==> flow/design.v <==
`timescale 1ns / 1ps
module MD(clk,reset,MDOp,Start,IRQ,eret,A,B,Busy,HI,LO);
    input clk;
    input reset;
    input [31:0] MDOp;
    input Start;
	input IRQ;
	input eret;
    input [31:0] A;
    input [31:0] B;
    output reg Busy;
    output reg [31:0] HI;
    output reg [31:0] LO;
    integer i;
    reg [31:0] cal_HI;
    reg [31:0] cal_LO;
    initial
        begin
            Busy=0;
            i=0;
            HI=0;
            LO=0;
            cal_HI=0;
            cal_LO=0;
        end
    always @(posedge clk)
        begin
            Busy<=Busy;
            i<=i;
            HI<=HI;
            LO<=LO;
            cal_HI<=cal_HI;
            cal_LO<=cal_LO;
            if(reset)
                begin
                    Busy<=0;
                    i<=0;
                    HI<=0;
                    LO<=0;
                    cal_HI<=0;
                    cal_LO<=0;
                end
            else if(Start&&!IRQ&&!eret)
                begin
                    Busy<=1;
                    case(MDOp)
                        0:
                            begin
                                {cal_HI,cal_LO}<=$signed(A)+$signed(B);
                                i<=5;
                            end
                        1:
                            begin
                                {cal_HI,cal_LO}<=A+B;
                                i<=5;
                            end
                        2:
                            begin
                                cal_HI<=$signed(A)+$signed(B);
                                cal_LO<=$signed(A)+$signed(B);
                                i<=10;
                            end
                        3:
                            begin
                                cal_HI<=A+B;
                                cal_LO<=A+B;
                                i<=10;
                            end
						6:
							begin
								{cal_HI,cal_LO}<=$signed({HI,LO})+$signed(A)+$signed(B);
                                i<=5;
                            end
						7:
							begin
								{cal_HI,cal_LO}<=$signed({HI,LO})-$signed(A)+$signed(B);
                                i<=5;
                            end
						8:
							begin
								{cal_HI,cal_LO}<={HI,LO}+A+B;
                                i<=5;
							end
						9:
							begin
								{cal_HI,cal_LO}<={HI,LO}-A+B;
								i<=5;
							end
                    endcase
                end
            else if(!Busy&&!IRQ&&!eret)
                begin
                    case(MDOp)
                        4:HI<=A;
						5:LO<=A;
                    endcase
                end
            else if(Busy&&i!=1)i<=i-1;
            else if(i==1)
                begin
                    Busy<=0;
                    i<=0;
					HI<=cal_HI;
					LO<=cal_LO;
                end
        end
endmodule
### Reports on MD

What the tools print for MD, step after step.
Line numbers count from 1 in the design file above.
Operators carry their Yosys type and port widths (W data, S select, Z words).
Not given: n/a

| inputs | value |
|---|---|
| top module | MD |
| clock port | clk |
| library | sky130hd |
| library corner | tt_025C_1v80 |

### After elaboration

Source: Yosys, flattened and elaborated, memories not mapped. Widths are those after wreduce. Registers that Yosys merges into a memory's read port (data or address) are not register bits. Print and check cells do not count.

| operators by class | value |
|---|---|
| add/sub/neg operators | 13 |
| equal/unequal tests | 17 |
| bitwise logic cells | 1 |
| reduce/logical cells | 20 |
| shift operators | 0 |
| multipliers | 0 |
| muxes and demuxes | 19 |
| divide/modulo/power cells | 0 |
| $lt $le $gt $ge | 0 |

Operators with widths:

| operator | count |
|---|---|
| $pmux W32 S8 | 2 |
| $add A64 B32 Y64 | 6 |
| $mux W32 | 12 |
| $eq A32 B3 Y1 const B | 4 |
| $sub A64 B32 Y64 | 2 |
| $eq A32 B2 Y1 const B | 3 |
| $add A32 B32 Y33 | 2 |
| $add A32 B32 Y32 | 2 |
| $eq A32 B4 Y1 const B | 2 |
| $pmux W32 S2 | 1 |
| $eq A32 B1 Y1 const B | 1 |
| $sub A32 B2 Y32 const B | 1 |
| $ne A32 B2 Y1 const B | 1 |
| $logic_not A32 Y1 | 1 |
| $reduce_and A4 Y1 | 2 |
| $reduce_bool A8 Y1 | 1 |
| $ne A2 B2 Y1 const B | 3 |
| $reduce_and A3 Y1 | 2 |
| $reduce_or A6 Y1 | 1 |
| $logic_and A1 B1 Y1 | 5 |
| $ne A2 B1 Y1 const B | 2 |
| $reduce_bool A2 Y1 | 2 |
| $mux W1 | 4 |
| $logic_not A1 Y1 | 3 |
| $ne A3 B3 Y1 const B | 1 |
| $reduce_bool A3 Y1 | 1 |
| $reduce_and A2 Y1 | 1 |
| $reduce_or A2 Y1 | 1 |
| $not A1 Y1 | 1 |

| storage and ports | value |
|---|---|
| cells after elaboration | 76 |
| register bits | 161 |
| latch bits | 0 |
| word width x clocked read ports | 0 |
| bits in read-only memories | 0 |
| output and inout bits | 65 |
| memories | 0 |
| bits of input ports | 101 |
| bits in writable memories | 0 |

### Logic depth

Yosys ltp: most cells in a row. Word level: on the elaborated netlist, between registers, memories and ports. Mapped: between sequential cells and ports; inverters and the memories' decode and read muxes count.

| depth | value |
|---|---|
| word-level depth | 5 |
| ABC_AREA | 0 |
| depth in mapped cells | 16 |
| mapped depth without buffers | 16 |

### Synthesis result

The flow's flattened synthesis, as Yosys stat reports it; memories are mapped. The netlist is that of the ABC_AREA named above (0 if unset); the other value can give another one.
The area totals of this step are shown rounded.

Cell types:

| type | count | area in all (µm²) |
|---|---|---|
| sky130_fd_sc_hd__dfxtp_1 | 161 | 3.22E+03 |
| sky130_fd_sc_hd__ha_1 | 252 | 3.15E+03 |
| sky130_fd_sc_hd__fa_1 | 128 | 2.56E+03 |
| sky130_fd_sc_hd__a21oi_1 | 337 | 1.69E+03 |
| sky130_fd_sc_hd__inv_1 | 396 | 1.49E+03 |
| sky130_fd_sc_hd__nor2_1 | 376 | 1.41E+03 |
| sky130_fd_sc_hd__xnor2_1 | 145 | 1.27E+03 |
| sky130_fd_sc_hd__a211oi_1 | 134 | 1.01E+03 |
| sky130_fd_sc_hd__o21ai_0 | 177 | 885.85 |
| sky130_fd_sc_hd__nand2_1 | 214 | 803.27 |
| sky130_fd_sc_hd__xor2_1 | 65 | 569.296 |
| sky130_fd_sc_hd__clkbuf_1 | 149 | 559.286 |
| sky130_fd_sc_hd__nand4_1 | 85 | 531.76 |
| sky130_fd_sc_hd__nor3_1 | 102 | 510.49 |
| sky130_fd_sc_hd__a21o_1 | 63 | 472.954 |
| sky130_fd_sc_hd__o21bai_1 | 52 | 390.374 |
| sky130_fd_sc_hd__nand3_1 | 71 | 355.341 |
| sky130_fd_sc_hd__a221oi_1 | 33 | 289.027 |

Not listed: further types 69, cells in them 504.

| mapped netlist | value |
|---|---|
| mapped area | 24,990 µm² |
| standard cells after synthesis | 3,444 |
| sequential area | 3,223 µm² |
| buffers | 173 |
| flip-flop cells | 161 |

### Timing after synthesis

OpenSTA on the mapped netlist: ideal clock, no wires. The path of least setup slack (recovery checks aside). Input and output delay are each 20% of the period. Register names are those of the netlist, which keeps one name where synthesis merged equal registers.

| path post-synthesis | value |
|---|---|
| path kind | input-to-reg |
| from | in B[31] |
| to | reg cal_HI[14] |
| external input delay | 1,302 ps |
| required time | 6,386 ps |
| stages on the path | 14 |
| slack | -430 ps |
| delay of the path | 5,637 ps |
| library setup time | 124 ps |
| data arrival time | 6,815 ps |
| clock period | 6,510 ps |
| buffers on the path | 1 |
| launch time at the first pin | 1,302 ps |
| synthesis period reached | 6,940 ps |

"delay of the path" is the arrival time less input delay plus setup time.
"stages on the path": output pins that drive a net of the path, with the launching flip-flop's if there is one; two outputs of one cell count as two.
"synthesis period reached" is the clock period less the worst setup slack; recovery checks do not enter. This is arithmetic on one report: input and output delays are still those of the set period (20% each).
Between the ends stands the longest chain of elaborated cells between them, by number of cells; it is not shown to be the way that was timed. Of several equally long chains one is given.
A line is the first line of the expression or statement that the cell stems from. Yosys adds cells for indexed reads and writes and turns some case tables into memories.
A register here has more assigning lines than the two given.

| between the ends, post-synthesis | value |
|---|---|
| cell sequence | sky130_fd_sc_hd__inv_1 > sky130_fd_sc_hd__fa_1 > sky130_fd_sc_hd__ha_1 > sky130_fd_sc_hd__clkbuf_1 > sky130_fd_sc_hd__nand3_1 > sky130_fd_sc_hd__nor4_1 > sky130_fd_sc_hd__nand2_1 > sky130_fd_sc_hd__o211ai_1 > sky130_fd_sc_hd__o21ai_1 > sky130_fd_sc_hd__o31ai_1 > sky130_fd_sc_hd__xor2_1 > sky130_fd_sc_hd__a221o_1 > sky130_fd_sc_hd__a221oi_1 > sky130_fd_sc_hd__a21oi_1 |
| cells in the longest elaborated chain | 2 |
| elaborated cells on any way between the ends | 6 |
| RTL lines with such cells | 6 |
| classes of those cells | add/sub: 5; mux: 1 |

RTL lines, path post-synthesis:

| element | RTL line | RTL |
|---|---|---|
| start: declaration | 10 | `input [31:0] B;` |
| $add A64 B32 Y64 | 86 | `{cal_HI,cal_LO}<={HI,LO}-A+B;` |
| $pmux W32 S8 | 46 | `case(MDOp)` |
| end: assignment | 32 | `cal_HI<=cal_HI;` |
| end: assignment | 59 | `cal_HI<=$signed(A)+$signed(B);` |
| end: declaration | 15 | `reg [31:0] cal_HI;` |

### Path in the finished layout

Path of least setup slack in the final report of record 1 (OpenROAD, finished layout, wires in). Where an end is a register, its clock arrival counts in the times.
The report prints the path's times to 10 ps; the period is as set.

| path after layout | value |
|---|---|
| path kind | input-to-reg |
| from | in B[31] |
| to | reg cal_HI[31] |
| launch time at the first pin | 860 ps |
| data arrival time | 4,590 ps |
| library setup time | 150 ps |
| buffers on the path | 3 |
| external input delay | 860 ps |
| clock period | 4,290 ps |
| stages on the path | 16 |
| slack | 60 ps |
| required time | 4,650 ps |

Between the ends stands the longest chain of elaborated cells between them, by number of cells; it is not shown to be the way that was timed. Of several equally long chains one is given.
A register here has more assigning lines than the two given.

| between the ends, after layout | value |
|---|---|
| cell sequence | sky130_fd_sc_hd__buf_2 > sky130_fd_sc_hd__clkinvlp_4 > sky130_fd_sc_hd__buf_12 > sky130_fd_sc_hd__buf_12 > sky130_fd_sc_hd__fa_1 > sky130_fd_sc_hd__ha_1 > sky130_fd_sc_hd__a21oi_1 > sky130_fd_sc_hd__o21ai_0 > sky130_fd_sc_hd__a21oi_1 > sky130_fd_sc_hd__o21ai_0 > sky130_fd_sc_hd__a211oi_2 > sky130_fd_sc_hd__nor3_1 > sky130_fd_sc_hd__nor3_4 > sky130_fd_sc_hd__nand3_2 > sky130_fd_sc_hd__a2111oi_4 > sky130_fd_sc_hd__a211oi_2 |
| cells in the longest elaborated chain | 2 |
| elaborated cells on any way between the ends | 8 |
| classes of those cells | add/sub: 7; mux: 1 |

RTL lines, path after layout:

| element | RTL line | RTL |
|---|---|---|
| start: declaration | 10 | `input [31:0] B;` |
| $add A64 B32 Y64 | 86 | `{cal_HI,cal_LO}<={HI,LO}-A+B;` |
| $pmux W32 S8 | 46 | `case(MDOp)` |
| end: assignment | 32 | `cal_HI<=cal_HI;` |
| end: assignment | 59 | `cal_HI<=$signed(A)+$signed(B);` |
| end: declaration | 15 | `reg [31:0] cal_HI;` |

FLOW RESULTS
============

Settings and measured results of 2 stored flow runs for module MD (sky130hd), not sorted in any way. The constraints put input and output delay at 20% of the set period each and load the outputs with 0.01 pF.
By "period achieved" is meant the clock period of the run minus its worst setup slack. This is arithmetic on one report: input and output delays are still those of the set period (20% each).
"total design power" is the tool's figure for a default switching activity; nothing was simulated.
The results are shown rounded.

#### Record 1

| setting | value |
|---|---|
| period_ns | `4.29` |
| CAP_MARGIN | `20` |
| CORE_MARGIN | `2` |
| CORE_UTILIZATION | `40` |
| SLEW_MARGIN | `20` |

| result | value |
|---|---|
| netlist area reported by Yosys | 24,990 µm² |
| worst hold slack in the final report | 490 ps |
| total design power | 13.05 mW |
| setup TNS | 0 ps |
| period achieved | 4,227 ps |
| overall die area | 64,500 µm² |
| setup slack of the worst path | 63 ps |
| utilization of the finished layout | 61.8 % |

#### Record 2

| setting | value |
|---|---|
| period_ns | `9.71` |
| CORE_UTILIZATION | `17` |
| SETUP_SLACK_MARGIN | `0.28` |
| PLACE_DENSITY_LB_ADDON | `0.01` |
| CORE_MARGIN | `10` |
| CELL_PAD_IN_SITES_DETAIL_PLACEMENT | `1` |
| TNS_END_PERCENT | `100` |
| GPL_TIMING_DRIVEN | `0` |
| GPL_ROUTABILITY_DRIVEN | `1` |
| CTS_CLUSTER_SIZE | `49` |
| CTS_CLUSTER_DIAMETER | `77` |
| CAP_MARGIN | `5` |
| MIN_ROUTING_LAYER | `met1` |
| SLEW_MARGIN | `20` |

| result | value |
|---|---|
| overall die area | 162,800 µm² |
| period achieved | 8,662 ps |
| total design power | 4.805 mW |
| netlist area reported by Yosys | 24,990 µm² |
| setup slack of the worst path | 1,048 ps |
| worst hold slack in the final report | 498 ps |
| setup TNS | 0 ps |
| utilization of the finished layout | 20.5 % |
