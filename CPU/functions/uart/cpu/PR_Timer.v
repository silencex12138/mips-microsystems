==> flow/design.v <==
`timescale 1ns / 1ps
module Timer(clk,reset,ADDR,TimerWe,Din,Dout,IRQ);
    input clk;
    input reset;
    input TimerWe;
	input [31:0] ADDR;
    input [31:0] Din;
    output [31:0] Dout;
    output IRQ;				 
	integer i;
	reg [1:0] state;
	reg [31:0] mem [2:0];
	reg _IRQ;
	wire [3:2] addr;
	wire [31:0] load;
	assign addr=ADDR[3:2];		 
	assign load = addr == 0 ? {28'h0, Din[3:0]} : Din;	 
	assign IRQ = (mem[0][3] && _IRQ);	 
	assign Dout = mem[addr];		
	always @(posedge clk) 
		begin
			if(reset) 
				begin
					state <= 2'b00; 
					for(i = 0; i < 3; i = i+1) mem[i] <= 0;
					_IRQ <= 0;
				end
			else if(TimerWe)	 
				begin
					mem[addr] <= load;
				end
			else 
				begin
					case(state)
						2'b00 :	 
							if(mem[0][0])
								begin
									state <= 2'b01;
									_IRQ <= 1'b0;
								end
						2'b01 :  
							begin
								mem[2] <= mem[1];
								state <= 2'b10;
							end
						2'b10  :  
							if(mem[0][0])
								begin
									if(mem[2] > 1) mem[2] <= mem[2]-1;
									else
										begin
											mem[2] <= 0;
											state <= 2'b11;	 
											_IRQ <= 1'b1;
										end
								end
							else state <= 2'b00;	 
						default : 
							begin
								state <= 2'b00;
								if(mem[0][2:1] == 2'b00) mem[0][0] <= 1'b0;	 
								else _IRQ <= 1'b0;
							end
					endcase
				end
		end
endmodule
==> Tool chain data of Timer <==
The steps from the RTL of Timer to its reports follow in flow order.
Line numbers count from 1 in the design file above.
Operators: Yosys type, input widths -> output width; for muxes data width and select width s.
Library cell names are shortened.
{ "design": {"top_module": "Timer", "clk_port": "clk", "library": "sky130hd", "lib_corner": "tt_025C_1v80"} }

==> Word level <==
Counts by Yosys on the flattened word-level netlist (proc, flatten, opt, wreduce; memories kept). Register bits leave out memories and registers merged into their read ports (data or address). Print and check cells are left out. Cells with the same type and inputs are merged into one.
Yosys's memory passes give these memory sizes; they may raise the number of words (mostly to a power of two), join words into wider ones and drop unused or constant bits.
{ "op_classes": {"n_addsub": 1, "n_cmp": 1, "equal": 7, "mux": 54, "n_logic": 4, "reduce_and_logical": 9} }
{ "op_table": {"columns": ["op", "count"], "rows": [
  ["$mux 32", 19],
  ["$reduce_or 32->1", 2],
  ["$sub 32x1->32 const B", 1],
  ["$gt 32x1->1 const B", 1],
  ["$mux 1", 25],
  ["$mux 2", 8],
  ["$ne 2x2->1 const B", 3],
  ["$logic_not 2->1", 3],
  ["$reduce_and 6->1", 1],
  ["$pmux 2 s3", 1],
  ["$ne 3x1->1 const B", 1],
  ["$ne 3x3->1 const B", 1],
  ["$reduce_and 3->1", 1],
  ["$reduce_or 3->1", 1],
  ["$pmux 1 s3", 1],
  ["$or 1x1->1", 2],
  ["$not 1->1", 2],
  ["$eq 2x1->1 const B", 1],
  ["$eq 2x2->1 const B", 1],
  ["$logic_and 1x1->1", 1]
]} }
{ "word_totals": {"register_bits": 3, "ram_bits": 128, "mem_count": 1, "out_inout_bits": 33, "elab_cells": 79} }
{ "memory_table": {"columns": ["name", "size", "word_bits", "line", "rtl"], "rows": [
  ["mem", 4, 32, 12, "reg [31:0] mem [2:0];"]
]} }

==> Longest topological paths <==
Depth = most cells in a row (Yosys ltp): at word level without a register or memory, in the mapped netlist without a sequential cell, where the memories' decode and read muxes count.
{ "depth": {"depth_word": 11, "ABC_AREA": 0, "mapped_depth": 10} }

==> Mapped cells and area <==
Source: synth_stat.txt of the flow (Yosys; design flattened, memories mapped). It holds for the ABC_AREA given above (unset counts as 0); a run with the other value may have another netlist.
{ "mapped": {"cells": 562, "mapped_area_um2": 6911.6, "seq_area_um2": 3943.8, "ff_cells": 133, "n_buf": 43} }
{ "types": {"columns": ["cell", "count"], "rows": [
  ["edfxtp_1", 128],
  ["mux4_2", 32],
  ["a21oi_1", 35],
  ["nor2_1", 42],
  ["nand3_1", 29],
  ["clkbuf_1", 38],
  ["nand2_1", 37],
  ["o31a_1", 13],
  ["a21o_1", 14],
  ["and3_1", 16],
  ["dfxtp_1", 5],
  ["nor4_1", 16],
  ["o21ai_0", 19],
  ["nor3_1", 15],
  ["or2_2", 10],
  ["o21a_1", 8],
  ["a31oi_1", 9],
  ["a221oi_1", 6]
]} }
Not listed: further types 35, cells in them 90.

==> Path before layout <==
Source: OpenSTA report_checks on the synthesized netlist (no wires, ideal clock, input and output delay 20% of the period each), path of least setup slack; recovery checks are left aside. Register names are those of the netlist, which keeps one name where synthesis merged equal registers.
{ "synth_timing": {"path_type": "input -> register", "startpoint": "input port ADDR[2]", "endpoint": "memory mem[0][0]", "clock_period_ps": 7020, "in_delay_ps": 1404, "setup_ps": 301, "t_arrival_ps": 4910, "required_time_ps": 6719, "slack_ps": 1809, "delay_ps": 3807, "path_stages": 6, "path_buffers": 3, "period_less_setup_slack_ps": 5211} }
"delay_ps" = arrival - input delay + setup time.
"path_stages" counts driving pins, that of a launching flip-flop among them; a cell with two outputs on the path counts twice.
"period_less_setup_slack_ps" is the clock period less the worst setup slack; recovery checks do not enter. This is arithmetic on one report: input and output delays are still those of the set period (20% each).
The rows between start and end are the longest chain of elaborated cells between them; the timing report does not say that the signal goes this way. Where chains are equally long, one stands for them.
Each line given opens the expression or statement behind the cell; cells for indexed reads and writes are added by Yosys, which also makes memories of some case tables.
Only ways into the end's enable, where the timed path ends, are counted here.
{ "synth_between": {"path_cell_list": "clkbuf_1 > or2_2 > clkbuf_1 > clkbuf_1 > o21ai_0 > or2_2", "elab_chain_len": 4, "cone_cells": 4, "cone_lines": 2, "classes_between": "mux (4)"} }
{ "synth_rtl": {"columns": ["element", "line", "rtl"], "rows": [
  ["start, declared", 6, "input [31:0] ADDR;"],
  ["$mux 2", 28, "else if(TimerWe)"],
  ["$mux 2", 22, "if(reset)"],
  ["$mux 2 (2 in a row)", null, null],
  ["end, declared", 12, "reg [31:0] mem [2:0];"]
]} }

==> Worst path after layout <==
Path of least setup slack in the final report of record 2 (OpenROAD, finished layout, wires in). Where an end is a register, its clock arrival counts in the times.
The path's times are printed in steps of 10 ps; the period is the one set.
{ "layout_timing": {"path_type": "input -> output", "startpoint": "input port ADDR[2]", "endpoint": "output port Dout[11]", "clock_period_ps": 7550, "in_delay_ps": 1510, "out_delay_ps": 1510, "t_arrival_ps": 3670, "required_time_ps": 6040, "slack_ps": 2370, "path_stages": 4, "path_buffers": 3} }
The rows between start and end are the longest chain of elaborated cells between them; the timing report does not say that the signal goes this way. Where chains are equally long, one stands for them.
A memory read counts as a cell of the chain, while the word-level depth stops at memories.
{ "layout_between": {"path_cell_list": "buf_2 > buf_4 > mux4_2 > clkdlybuf4s50_1", "elab_chain_len": 1, "cone_cells": 1, "cone_lines": 1, "classes_between": "memory (1)"} }
{ "layout_rtl": {"columns": ["element", "line", "rtl"], "rows": [
  ["start, declared", 6, "input [31:0] ADDR;"],
  ["$mem_v2 4x32", 12, "reg [31:0] mem [2:0];"],
  ["end, declared", 8, "output [31:0] Dout;"]
]} }

==> runs of Timer <==
Flow measurements of Timer on sky130hd: 2 stored runs with different settings, listed in no order. Input and output delays are each 20% of the period that was set; the output load is 0.01 pF.
"achieved_period_ps": clock period set for the run, less the worst setup slack. It is reckoned from that one timing run; input and output delays stay at 20% of the period that was set.
"worst_path_allowed_less_slack_ps" means the part of the period allowed to the worst setup path (the constraints hold back 20% at inputs and 20% at outputs) less its slack; where the path has registers, the arrival times of their clocks count too.
"worst_path_allowed_less_slack_ps" is known to 10 ps.
[
  {
    "run": "record 1",
    "settings": { "period_ns": 3.4, "CORE_UTILIZATION": 60, "SETUP_SLACK_MARGIN": 1.0, "HOLD_SLACK_MARGIN": 0.03, "CORE_ASPECT_RATIO": 0.7, "CORE_MARGIN": 8, "CELL_PAD_IN_SITES_GLOBAL_PLACEMENT": 2, "CELL_PAD_IN_SITES_DETAIL_PLACEMENT": 2, "GPL_ROUTABILITY_DRIVEN": 0, "CTS_CLUSTER_SIZE": 84, "CAP_MARGIN": 15, "MIN_ROUTING_LAYER": "met2", "SLEW_MARGIN": 20 },
    "outcome": "stopped before the end: placement reported GPL-0301"
  },
  {
    "run": "record 2",
    "settings": { "period_ns": 7.55, "CORE_UTILIZATION": 72, "PLACE_DENSITY_LB_ADDON": 0.23, "CORE_ASPECT_RATIO": 0.53, "CORE_MARGIN": 3, "TNS_END_PERCENT": 90, "CTS_CLUSTER_SIZE": 94, "CTS_CLUSTER_DIAMETER": 236, "CAP_MARGIN": 20, "SLEW_MARGIN": 20 },
    "results": { "util_pct": 91.6, "final_cell_area_um2": 8368.0, "ys_area_um2": 6911.6, "worst_path_allowed_less_slack_ps": 2160, "critical_path_kind": "input -> output", "total_die_area_um2": 10871.1, "achieved_period_ps": 5185, "worst_setup_slack_ps": 2365, "setup_tns_ps": 0 }
  }
]
